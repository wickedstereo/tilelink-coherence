==> flow/design.v <==
`timescale 1ns/1ps
module rv64g_l2_mshr #(
    parameter ADDR_W = 64,
    parameter SOURCE_W = 6,  
    parameter TYPE_W = 3,    
    parameter CORES = 4
) (
    input  wire clk,
    input  wire rst_n,
    input  wire                     alloc_req_i,
    input  wire [ADDR_W-1:0]        alloc_addr_i,
    input  wire [SOURCE_W-1:0]      alloc_source_i,
    input  wire [TYPE_W-1:0]        alloc_type_i,
    output wire                     alloc_ready_o,  
    input  wire                     dealloc_req_i,
    input  wire                     set_probes_i,
    input  wire [CORES-1:0]         probes_mask_i,
    input  wire                     probe_ack_i,
    input  wire [$clog2(CORES)-1:0] probe_ack_id_i,
    output wire                     valid_o,
    output wire [ADDR_W-1:0]        addr_o,
    output wire [SOURCE_W-1:0]      source_o,
    output wire [TYPE_W-1:0]        type_o,
    output wire [CORES-1:0]         pending_probes_o
);
    reg                     valid_q;
    reg [ADDR_W-1:0]        addr_q;
    reg [SOURCE_W-1:0]      source_q;
    reg [TYPE_W-1:0]        type_q;
    reg [CORES-1:0]         pending_probes_q;
    assign alloc_ready_o = !valid_q;
    assign valid_o          = valid_q;
    assign addr_o           = addr_q;
    assign source_o         = source_q;
    assign type_o           = type_q;
    assign pending_probes_o = pending_probes_q;
    always @(posedge clk or negedge rst_n) begin
        if (!rst_n) begin
            valid_q <= 1'b0;
            addr_q <= {ADDR_W{1'b0}};
            source_q <= {SOURCE_W{1'b0}};
            type_q <= {TYPE_W{1'b0}};
            pending_probes_q <= {CORES{1'b0}};
        end else begin
            if (dealloc_req_i) begin
                valid_q <= 1'b0;
                pending_probes_q <= {CORES{1'b0}};
            end else if (alloc_req_i && !valid_q) begin
                valid_q <= 1'b1;
                addr_q <= alloc_addr_i;
                source_q <= alloc_source_i;
                type_q <= alloc_type_i;
                pending_probes_q <= {CORES{1'b0}};  
            end else begin
                if (set_probes_i) begin
                    pending_probes_q <= probes_mask_i;
                end else if (probe_ack_i) begin
                    pending_probes_q[probe_ack_id_i] <= 1'b0;
                end
            end
        end
    end
endmodule
[Tool chain data of rv64g_l2_mshr]
Tool output for the design above, in the order of the flow.
Lines are those of the file above, counted from 1.
Operators carry their Yosys type and port widths (W data, S select, Z words).
Library cell names are shortened.
The mark - stands for no value.
Set-up
  design top: rv64g_l2_mshr
  clock input: clk
  standard-cell library: sky130hd
  library corner: tt_025C_1v80

[Elaborated design]
Counts by Yosys on the flattened word-level netlist (proc, flatten, opt, wreduce; memories kept). Register bits leave out memories and registers merged into their read ports (data or address). Print and check cells are left out. Cells with the same type and inputs are merged into one.
Bit counts
  register bits after elaboration: 78
  input port bits: 85
  output and inout bits: 79
  elaborated cells: 23
Cells by class
  add/subtract/negate cells: 1
  shift operators: 2
  multiplexer cells: 6
  bitwise gates (word level): 4
  reduce/logical cells: 5
Operator list (count)
  $mux W4: 4
  $shift A1 B3 Y4 const A: 2
  $and A4 B4 Y4: 1
  $or A4 B4 Y4: 1
  $not A4 Y4: 1
  $reduce_bool A4 Y1: 1
  $neg A2 Y3: 1
  $reduce_and A2 Y1: 1
  $reduce_bool A2 Y1: 1
  $mux W1: 2
  $logic_and A1 B1 Y1: 1
  $not A1 Y1: 1
  $logic_not A1 Y1: 1

[Depth]
Yosys ltp: most cells in a row. Word level: on the elaborated netlist, between registers, memories and ports. Mapped: between sequential cells and ports; inverters and the memories' decode and read muxes count.
Depth
  depth in word-level cells: 9
  ABC_AREA: 1
  gate-level depth with buffers: 6
  mapped depth without buffers: 6

[Netlist]
Yosys stat after the flow's synthesis: flattened, memories mapped to cells. It holds for the ABC_AREA given above (unset counts as 0); a run with the other value may have another netlist.
Synthesis totals
  cell count: 369
  mapped area: 3206.8 sq um
  sequential area: 1951.9 sq um
  mapped flip-flops: 78
  buffer cells: 24
Cells by type
  dfrtp_1: count 78, total area 1.95E+03 sq um
  nand2_1: count 171, total area 641.866 sq um
  nand3_1: count 78, total area 390.374 sq um
  buf_2: count 17, total area 85.082 sq um
  buf_4: count 6, total area 45.043 sq um
  inv_1: count 6, total area 22.522 sq um
  nor2_1: count 5, total area 18.768 sq um
  buf_6: count 1, total area 11.261 sq um
  inv_2: count 3, total area 11.261 sq um
  nor2_4: count 1, total area 11.261 sq um
  nand2_2: count 1, total area 6.256 sq um
  nor2_2: count 1, total area 6.256 sq um
  a21oi_1: count 1, total area 5.005 sq um

[Worst setup path after synthesis]
OpenSTA on the mapped netlist: ideal clock, no wires. The path of least setup slack (recovery checks aside). Input and output delay are each 20% of the period. Register names are those of the netlist, which keeps one name where synthesis merged equal registers.
Path post-synthesis
  kind: reg2reg
  start point: reg valid_q
  end point: reg addr_q[0]
  clock period: 1.47 ns
  library setup time: 0.117 ns
  time at the first pin: 0.000 ns
  data arrival time: 0.945 ns
  required time: 1.353 ns
  path slack: 0.408 ns
  delay of the path: 1.062 ns
  stages on the path: 6
  path buffers: 1
  synthesis period reached: 1.062 ns
"delay of the path" = arrival - input delay + setup time.
"stages on the path" counts driving pins, that of a launching flip-flop among them; a cell with two outputs on the path counts twice.
"synthesis period reached" = period - worst setup slack (recovery checks aside). The figure is calculated, with input and output delays left at 20% of the set period.
Between the ends stands the longest chain of elaborated cells between them, by number of cells; it is not shown to be the way that was timed. Of several equally long chains one is given.
A line is the first line of the expression or statement that the cell stems from. Yosys adds cells for indexed reads and writes and turns some case tables into memories.
At most two assigning lines are given for a register; there are more.
On the way, post-synthesis
  cells stage by stage: dfrtp_1 nor2_4 nand2_2 buf_2 nand2_1 nand2_1
  length of the longest elaborated chain: 3
  elaborated cells between the ends (all ways): 3
  classes of those cells: 3 x reduce/logical
RTL lines, path post-synthesis
  from (decl): RTL line 26  | reg                     valid_q;
  from (assign): RTL line 39  | valid_q <= 1'b0;
  from (assign): RTL line 46  | valid_q <= 1'b0;
  $logic_not A1 Y1: RTL line 48  | end else if (alloc_req_i && !valid_q) begin
  $logic_and A1 B1 Y1: RTL line 48
  $reduce_and A2 Y1
  to (assign): RTL line 40  | addr_q <= {ADDR_W{1'b0}};
  to (assign): RTL line 50  | addr_q <= alloc_addr_i;
  to (decl): RTL line 27  | reg [ADDR_W-1:0]        addr_q;

[Worst path after layout]
Path of least setup slack in the final report of flow run B (OpenROAD, finished layout, wires in). Where an end is a register, its clock arrival counts in the times.
Path post-layout
  kind: reg2out
  start point: reg valid_q
  end point: out alloc_ready_o
  clock period: 1.11 ns
  external output delay: 0.22 ns
  time at the first pin: 0.33 ns
  data arrival time: 0.93 ns
  required time: 0.89 ns
  path slack: -0.04 ns
  stages on the path: 3
  path buffers: 1
Between the ends stands the longest chain of elaborated cells between them, by number of cells; it is not shown to be the way that was timed. Of several equally long chains one is given.
At most two assigning lines are given for a register; there are more.
On the way, post-layout
  cells stage by stage: dfrtp_2 inv_2 buf_6
  length of the longest elaborated chain: 1
  elaborated cells between the ends (all ways): 1
  classes of those cells: 1 x reduce/logical
RTL lines, path post-layout
  from (decl): RTL line 26  | reg                     valid_q;
  from (assign): RTL line 39  | valid_q <= 1'b0;
  from (assign): RTL line 46  | valid_q <= 1'b0;
  $logic_not A1 Y1: RTL line 31  | assign alloc_ready_o = !valid_q;
  to (decl): RTL line 14  | output wire                     alloc_ready_o,

==> results <==
Record of 2 stored runs of the RTL-to-layout flow on rv64g_l2_mshr, platform sky130hd. The runs are unordered. Constraints: input delay and output delay 20% of the set period each, output load 0.01 pF.
"period reached": clock period set for the run, less the worst setup slack. It is reckoned from that one timing run; input and output delays stay at 20% of the period that was set.
"allowed time less slack (worst setup path)" means the part of the period allowed to the worst setup path (the constraints hold back 20% at inputs and 20% at outputs) less its slack; where the path has registers, the arrival times of their clocks count too.
By "power consumption" is meant OpenSTA's value without simulated activity: inputs other than the clock are taken to toggle once in ten clock periods, and the tool carries that through the logic.

==> flow run A: settings <==
{ "period_ns": 1.2, "CORE_UTILIZATION": 40, "SETUP_SLACK_MARGIN": -0.04, "PLACE_DENSITY_LB_ADDON": 0.13, "CELL_PAD_IN_SITES_DETAIL_PLACEMENT": 2, "ABC_AREA": 0, "CTS_CLUSTER_DIAMETER": 104, "CAP_MARGIN": 20, "CORE_MARGIN": 2, "SLEW_MARGIN": 20 }
==> flow run A: results <==
unfinished; error DPL-0033 in clock tree synthesis

==> flow run B: settings <==
{ "period_ns": 1.11, "CORE_UTILIZATION": 27, "PLACE_DENSITY_LB_ADDON": 0.02, "CELL_PAD_IN_SITES_GLOBAL_PLACEMENT": 0, "ABC_AREA": 1, "CTS_CLUSTER_DIAMETER": 331, "SLEW_MARGIN": 35, "CAP_MARGIN": 20, "CORE_MARGIN": 2 }
==> flow run B: results <==
lowest setup slack: -0.042 ns
mapped cell area after synthesis: 3,206.8 sq um
post-layout utilization: 45.8 %
allowed time less slack (worst setup path): 0.93 ns
worst setup path kind: reg2out
standard-cell area after layout: 5,270.1 sq um
power consumption: 8.191 mW
sum of negative setup slack: -1.435 ns
area of the die: 12,764.5 sq um
post-route worst hold slack: 0.315 ns
period reached: 1.152 ns
